==> flow/design.v <==
module RegisterFileV2(Read1Add,Read2Add,WriteInitialiseAdd,WriteInitialiseData,WriteBackAdd,WriteBackData,WriteInitialiseSignal,WriteDataBackSignal,clk,Data1,Data2);
	input [4:0] Read1Add,Read2Add,WriteInitialiseAdd;  
	input [31:0] WriteInitialiseData; 
	input [4:0] WriteBackAdd;  
	input [31:0] WriteBackData; 
	input WriteInitialiseSignal,WriteDataBackSignal,clk; 
	output [31:0] Data1,Data2; 
	reg [31:0] Reg[0:31];  
   assign Data1 = Reg[Read1Add]; 
   assign Data2 = Reg[Read2Add]; 
      always@(posedge clk)
         begin
	    if(WriteInitialiseSignal) 
		Reg[WriteInitialiseAdd]<=WriteInitialiseData;
	    else if (WriteDataBackSignal)	
	        Reg[WriteBackAdd]<=WriteBackData;
         end
endmodule
# Step by step through the tools: RegisterFileV2
# What the tools print for RegisterFileV2, step after step.
# Line numbers count from 1 in the design file above.
# Operators carry their Yosys type and port widths (W data, S select, Z words).
# Library cell names are shortened.
# Not given: -
# setup
top,RegisterFileV2
clock_port,clk
lib,sky130hd
lib_corner,tt_025C_1v80

# Word level
# Source: Yosys, flattened and elaborated, memories not mapped. Widths are those after wreduce; folded enables and synchronous resets count as part of the registers. Registers that Yosys merges into a memory's read port (data or address) are not register bits. Print and check cells do not count. Equal cells are merged and count once.
# Yosys's memory passes give these memory sizes; they may raise the number of words (mostly to a power of two), join words into wider ones and drop unused or constant bits.
# op_classes
muxes,12
reduce_and_logical,1
# ops
operator,n
$mux W32,4
$reduce_or A32 Y1,1
$mux W5,4
$mux W1,4
# word_totals
out_inout_bits,64
register_bits,0
word_cells,14
mem_bits_rw,1024
in_bits,87
memories,1
# mem_list
memory,words,word_bits,read_ports,wr,line_no,text
Reg,32,32,2,1,8,reg [31:0] Reg[0:31];

# Depth
# Longest topological path by Yosys (ltp), each cell counted once; first at word level (registers and memories cut), then after technology mapping (sequential cells cut; the memories' decode and read muxes count).
# depth
ltp_word,4
abc_area,0
ltp_mapped,8
ltp_nobuf,5

# After synthesis
# Yosys stat after the flow's synthesis: flattened, memories mapped to cells. It holds for the ABC_AREA given above (unset counts as 0); a run with the other value may have another netlist.
# The area totals of this step are shown rounded.
# types
cell_type,n,area_total_um2
edfxtp_1,1024,3.07E+04
mux2i_1,1025,1.03E+04
a22oi_1,320,2.4E+03
nand3_1,226,1.13E+03
a21oi_1,129,645.619
a22o_1,64,560.538
nand2_1,135,506.736
buf_2,84,420.403
clkbuf_1,101,379.114
mux2_2,32,360.346
buf_4,43,322.81
a31oi_1,34,212.704
nand4_1,32,200.192
nor3_1,32,160.154
nor2_1,38,142.637
buf_6,9,101.347
buf_1,20,75.072
nor2b_1,6,37.536
# Other cell types: 13; their cells: 18.
# synth_totals
stdcells,3372
ff_cells,1024
n_buf,257
sequential_area_um2,30700
area_um2,48800

# Worst setup path after synthesis
# Source: OpenSTA report_checks on the synthesized netlist (no wires, ideal clock, input and output delay 20% of the period each), path of least setup slack; recovery checks are left aside. Register names are those of the netlist, which keeps one name where synthesis merged equal registers.
# synth_timing
path_kind,in2reg
startpoint,input port WriteInitialiseSignal
endpoint,memory Reg[20][0]
path_slack_ns,3.217
clock_period_ns,7.55
t_first_pin_ns,1.510
required_time_ns,7.129
in_delay_ns,1.510
arrival_time_ns,3.912
path_delay_ns,2.823
setup_time_ns,0.421
stages,6
path_buffers,2
period_less_setup_slack_ns,4.333
# "path_delay_ns" = arrival - input delay + setup time.
# "stages": output pins that drive a net of the path, with the launching flip-flop's if there is one; two outputs of one cell count as two.
# "period_less_setup_slack_ns" is the clock period less the worst setup slack; recovery checks do not enter. This is arithmetic on one report: input and output delays are still those of the set period (20% each).
# Between the ends stands the longest chain of elaborated cells between them, by number of cells; it is not shown to be the way that was timed. Of several equally long chains one is given.
# A line is the first line of the expression or statement that the cell stems from. Yosys adds cells for indexed reads and writes and turns some case tables into memories.
# The path ends at the enable pin of a flip-flop; only ways to that pin are counted.
# synth_via
cell_sequence,buf_6 > nand2b_4 > buf_6 > mux2_4 > or3_4 > nor2_1
elab_chain_len,3
cells_between,7
lines_between,1
classes_between,mux (6); reduce/logical (1)
# synth_rtl
item,line_no,text
start: declaration,6,"input WriteInitialiseSignal,WriteDataBackSignal,clk;"
$mux W1,13,if(WriteInitialiseSignal)
$reduce_or A32 Y1,-,
$mux W5,-,
end: declaration,8,reg [31:0] Reg[0:31];

# Worst path after layout
# Path of least setup slack in the final report of flow run A (OpenROAD, finished layout, wires in). Where an end is a register, its clock arrival counts in the times.
# layout_timing
path_kind,in2out
startpoint,input port Read1Add[0]
endpoint,output port Data1[28]
output_delay_ns,0.76
stages,11
arrival_time_ns,2.43
clock_period_ns,3.79
in_delay_ns,0.76
t_first_pin_ns,0.76
path_slack_ns,0.60
path_buffers,7
required_time_ns,3.03
# Between the ends stands the longest chain of elaborated cells between them, by number of cells; it is not shown to be the way that was timed. Of several equally long chains one is given.
# A memory read counts as a cell of the chain, while the word-level depth stops at memories.
# layout_via
cell_sequence,buf_6 > buf_8 > nor2b_4 > buf_12 > buf_12 > buf_12 > buf_12 > a22oi_2 > a31oi_1 > nand3_1 > buf_2
elab_chain_len,1
cells_between,1
lines_between,1
classes_between,memory (1)
# layout_rtl
item,line_no,text
start: declaration,2,"input [4:0] Read1Add,Read2Add,WriteInitialiseAdd;"
$mem_v2 Z32 W32,8,reg [31:0] Reg[0:31];
end: declaration,7,"output [31:0] Data1,Data2;"

# Record of 2 stored runs of the RTL-to-layout flow on RegisterFileV2, platform sky130hd. The runs are unordered. Constraints: input delay and output delay 20% of the set period each, output load 0.01 pF.
# "period_reached_ns" = clock period - worst setup slack. The figure is calculated, with input and output delays left at 20% of the set period.
# "critical_path_time_ns": the worst setup path's part of the clock period (all of it between registers, 20% less for each end at a port) less its slack. A launch clock that arrives late makes it longer, a capture clock that arrives late makes it shorter.
# "fin_power_uw" rests on the timing tool's default activity at the inputs, not on a simulated workload.
# The results are shown rounded.
# A setting shown as -- is not set for that run.
item,flow run A,flow run B
period_ns,3.79,3.24
SETUP_SLACK_MARGIN,0.9,--
CAP_MARGIN,20,20
CORE_MARGIN,2,9
CORE_UTILIZATION,40,32
SLEW_MARGIN,20,20
PLACE_DENSITY_LB_ADDON,--,0.19
CORE_ASPECT_RATIO,--,0.59
CELL_PAD_IN_SITES_GLOBAL_PLACEMENT,--,1
ABC_AREA,--,0
GPL_TIMING_DRIVEN,--,0
MIN_ROUTING_LAYER,--,met1
fin_power_uw,27500,31300
fin_hold_ws_ns,1.15,0.767
synthesis_area_um2,48800,48800
critical_path_time_ns,1.68,2.01
worstPathKind,in2out,in2out
worstSetupSlack_ns,0.598,-0.065
utilization_pct,54.2,40.2
setup_tns_ns,0.000,-0.452
stdcell_area_um2,65800,60600
total_die_area_um2,125000,168000
period_reached_ns,3.192,3.305
